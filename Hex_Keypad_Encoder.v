==> flow/design.v <==
module Hex_Keypad(
    input [3:0] Row,
    input S_Row,
    input clock,
    input reset,
    output reg [3:0] Code,
    output Valid,
    output reg [3:0] Col
    );
    reg [5: 0] state, next_state;
    parameter S_0 = 6'b000001, S_1 = 6'b000010, S_2 = 6'b000100;
    parameter S_3 = 6'b001000, S_4 = 6'b010000, S_5 = 6'b100000;
    assign Valid = ((state == S_1) || (state == S_2) || (state == S_3) || (state == S_4)) && Row;
    always @ (Row or Col)
    case ({Row, Col})
        8'b0001_0001: Code = 0; 
        8'b0001_0010: Code = 1;
        8'b0001_0100: Code = 2; 
        8'b0001_1000: Code = 3;
        8'b0010_0001: Code = 4; 
        8'b0010_0010: Code = 5;
        8'b0010_0100: Code = 6;
        8'b0010_1000: Code = 7;
        8'b0100_0001: Code = 8;
        8'b0100_0010: Code = 9;
        8'b0100_0100: Code = 10;         
        8'b0100_1000: Code = 11;         
        8'b1000_0001: Code = 12;         
        8'b1000_0010: Code = 13;         
        8'b1000_0100: Code = 14;         
        8'b1000_1000: Code = 15;         
        default: Code = 0;                      
    endcase
    always @(posedge clock or posedge reset)
    if (reset) state <= S_0;
    else state <= next_state;
    always@ (state or S_Row or Row)                  
    begin next_state = state; Col = 0;
    case (state)
        S_0: begin Col = 15; if (S_Row) next_state =S_1; end
        S_1: begin Col = 1; if (Row) next_state = S_5; else next_state = S_2; end
        S_2: begin Col = 2; if (Row) next_state = S_5; else next_state = S_3; end
        S_3: begin Col = 4; if (Row) next_state = S_5; else next_state= S_4; end
        S_4: begin Col = 8; if (Row) next_state = S_5; else next_state = S_0; end
        S_5: begin Col = 15; if (Row ==0) next_state = S_0; end
    endcase
    end
endmodule
Reports on Hex_Keypad:

The steps from the RTL of Hex_Keypad to its reports follow in flow order.
Line numbers count from 1 in the design file above.
Operators carry their Yosys type and port widths (W data, S select, Z words).
A cell with -- has no value.

* design top: Hex_Keypad
* clock input: clock
* standard-cell library: sky130hd
* library corner: tt_025C_1v80

Word level:

Source: Yosys, flattened and elaborated, memories not mapped. Widths are those after wreduce. Registers that Yosys merges into a memory's read port (data or address) are not register bits. Print and check cells do not count. Equal cells are merged and count once.

* register bits after elaboration: 6
* bits in latches: 0
* RAM bits: 0
* bits in read-only memories: 0
* word width x clocked read ports: 0
* memory cells: 0
* input bits: 7
* output and inout bits: 9
* elaborated cells: 42

* $add $sub $neg: 0
* multiply operators: 0
* divide/modulo/power cells: 0
* order comparisons: 0
* equal/unequal tests: 23
* shift-type cells: 0
* mux-type cells: 9
* bitwise logic cells: 0
* reduce/logical cells: 9

Operator list (number)
* $pmux W4 S15: 1
* $pmux W6 S6: 1
* $mux W6: 6
* $eq A8 B6 Y1 const B: 4
* $eq A8 B7 Y1 const B: 4
* $eq A8 B8 Y1 const B: 4
* $eq A8 B5 Y1 const B: 3
* $pmux W4 S5: 1
* $eq A6 B1 Y1 const B: 1
* $eq A6 B2 Y1 const B: 1
* $eq A6 B3 Y1 const B: 1
* $eq A6 B4 Y1 const B: 1
* $eq A6 B5 Y1 const B: 1
* $eq A6 B6 Y1 const B: 1
* $reduce_bool A6 Y1: 1
* $logic_and A1 B4 Y1: 1
* $ne A2 B2 Y1 const B: 2
* $logic_not A4 Y1: 1
* $reduce_bool A4 Y1: 1
* $logic_or A1 B1 Y1: 3
* $reduce_and A3 Y1: 1
* $reduce_or A2 Y1: 1

Logic depth:

Depth = most cells in a row (Yosys ltp): at word level without a register or memory, in the mapped netlist without a sequential cell, where the memories' decode and read muxes count.

* word-level depth: 5
* ABC_AREA: 0
* gate-level depth with buffers: 4
* depth with buffers taken out: 3

After synthesis:

Yosys stat after the flow's synthesis: flattened, memories mapped to cells. It holds for the ABC_AREA given above (unset counts as 0); a run with the other value may have another netlist.
Totals and module areas in this step are rounded.

* cells in the netlist: 45
* mapped area: 404.1 µm²
* flip-flops: 6
* buffers: 3

Cell types
* sky130_fd_sc_hd__dfrtp_1: number 5, total area 125.12 µm²
* sky130_fd_sc_hd__nor4b_1: number 4, total area 35.034 µm²
* sky130_fd_sc_hd__dfstp_2: number 1, total area 26.275 µm²
* sky130_fd_sc_hd__xnor2_1: number 3, total area 26.275 µm²
* sky130_fd_sc_hd__and2_1: number 4, total area 25.024 µm²
* sky130_fd_sc_hd__or3_1: number 4, total area 25.024 µm²
* sky130_fd_sc_hd__nor4_1: number 3, total area 18.768 µm²
* sky130_fd_sc_hd__xor2_1: number 2, total area 17.517 µm²
* sky130_fd_sc_hd__a211oi_1: number 2, total area 15.014 µm²
* sky130_fd_sc_hd__buf_2: number 3, total area 15.014 µm²
* sky130_fd_sc_hd__nor2_1: number 4, total area 15.014 µm²
* sky130_fd_sc_hd__or4_1: number 2, total area 15.014 µm²
* sky130_fd_sc_hd__nor4_2: number 1, total area 12.512 µm²
* sky130_fd_sc_hd__o21ai_0: number 2, total area 10.01 µm²
* sky130_fd_sc_hd__inv_1: number 2, total area 7.507 µm²
* sky130_fd_sc_hd__nor2b_1: number 1, total area 6.256 µm²
* sky130_fd_sc_hd__nor3_1: number 1, total area 5.005 µm²
* sky130_fd_sc_hd__nand2_1: number 1, total area 3.754 µm²

Worst setup path after synthesis:

Path of least setup slack by OpenSTA after synthesis, without wires, with an ideal clock, recovery checks aside; 20% of the period is set as input and as output delay. Where synthesis merged equal registers, the netlist keeps one of their names.

* kind: register to output
* from: reg state
* to: out Code[0]
* clock period: 1.9 ns
* external output delay: 0.380 ns
* arrival: 1.301 ns
* slack: 0.219 ns
* path delay: 1.301 ns
* stages on the path: 3
* path buffers: 0
* synthesis period reached: 1.681 ns

"path delay" = arrival - input delay + setup time.
A path that ends at an output port has no setup time.
"stages on the path": output pins that drive a net of the path, with the launching flip-flop's if there is one; two outputs of one cell count as two.
"synthesis period reached" = period - worst setup slack (recovery checks aside). The figure is calculated, with input and output delays left at 20% of the set period.
An end named without its bit number is one bit of that signal or, where synthesis recoded a state register, one of its new flip-flops.

* cells stage by stage: sky130_fd_sc_hd__dfrtp_1 sky130_fd_sc_hd__or3_1 sky130_fd_sc_hd__nor4_1

RTL lines, path after synthesis
* start: declaration: RTL line 10 `reg [5: 0] state, next_state;`
* start: assignment: RTL line 35 `if (reset) state <= S_0;`
* start: assignment: RTL line 36 `else state <= next_state;`
* end: declaration: RTL line 6 `output reg [3:0] Code,`

No chain of elaborated cells between the ends is given.

Worst path after layout:

From the final timing report of job 2: the path of least setup slack in the routed layout; clock arrival at registers is part of the times.

* kind: input to output
* from: in Row[0]
* to: out Code[1]
* clock period: 3.16 ns
* external input delay: 0.63 ns
* external output delay: 0.63 ns
* arrival: 1.61 ns
* slack: 0.92 ns
* stages on the path: 5
* path buffers: 2

Between the ends stands the longest chain of elaborated cells between them, by number of cells; it is not shown to be the way that was timed. Of several equally long chains one is given.
Each line given opens the expression or statement behind the cell; cells for indexed reads and writes are added by Yosys, which also makes memories of some case tables.

* cells stage by stage: sky130_fd_sc_hd__buf_2 sky130_fd_sc_hd__nor4b_4 sky130_fd_sc_hd__a211oi_2 sky130_fd_sc_hd__nor4_1 sky130_fd_sc_hd__buf_2
* length of the longest elaborated chain: 2
* elaborated cells on any way between the ends: 16
* classes of those cells: eq/ne (15); mux (1)

RTL lines, path post-layout
* start: declaration: RTL line 2 `input [3:0] Row,`
* $eq A8 B8 Y1: RTL line 15 `case ({Row, Col})`
* $pmux W4 S15: RTL line 15
* end: declaration: RTL line 6 `output reg [3:0] Code,`

Settings and measured results of 2 stored flow runs for module Hex_Keypad (sky130hd), not sorted in any way. The constraints put input and output delay at 20% of the set period each and load the outputs with 0.01 pF.
"achieved clock period" = clock period - worst setup slack. The figure is calculated, with input and output delays left at 20% of the set period.
"allowed time less slack (worst setup path)" means the part of the period allowed to the worst setup path (the constraints hold back 20% at inputs and 20% at outputs) less its slack; where the path has registers, the arrival times of their clocks count too.
"total design power" is the tool's figure for a default switching activity; nothing was simulated.
Results are given in rounded form.

### Job 1

Settings: `period_ns=1.61`, `CORE_UTILIZATION=42`, `CORE_ASPECT_RATIO=0.53`, `CORE_MARGIN=4`, `TNS_END_PERCENT=85`, `GPL_TIMING_DRIVEN=1`, `GPL_ROUTABILITY_DRIVEN=1`, `CTS_CLUSTER_SIZE=33`, `SLEW_MARGIN=35`, `CAP_MARGIN=20`

Did not finish, floorplanning stopped with PDN-0185.

### Job 2

Settings: `period_ns=3.16`, `CORE_UTILIZATION=15`, `SETUP_SLACK_MARGIN=0.85`, `PLACE_DENSITY=0.57`, `CELL_PAD_IN_SITES_GLOBAL_PLACEMENT=3`, `TNS_END_PERCENT=85`, `GPL_ROUTABILITY_DRIVEN=0`, `CTS_CLUSTER_DIAMETER=65`, `MIN_ROUTING_LAYER=met1`, `MAX_ROUTING_LAYER=met4`, `CAP_MARGIN=20`, `CORE_MARGIN=2`, `SLEW_MARGIN=20`

- Total die area: 3125 µm²
- Area of the standard cells in the finished layout: 659.4 µm²
- Total design power: 0.0002418 W
- Allowed time less slack (worst setup path): 0.98 ns
- Class of the worst setup path: input to output
- Post-layout utilization: 0.261
- Worst hold slack in the final report: 0.530 ns
- Final setup TNS: 0.000 ns
- Cell area after synthesis: 404.1 µm²
- Achieved clock period: 2.240 ns
- Smallest setup slack: 0.920 ns
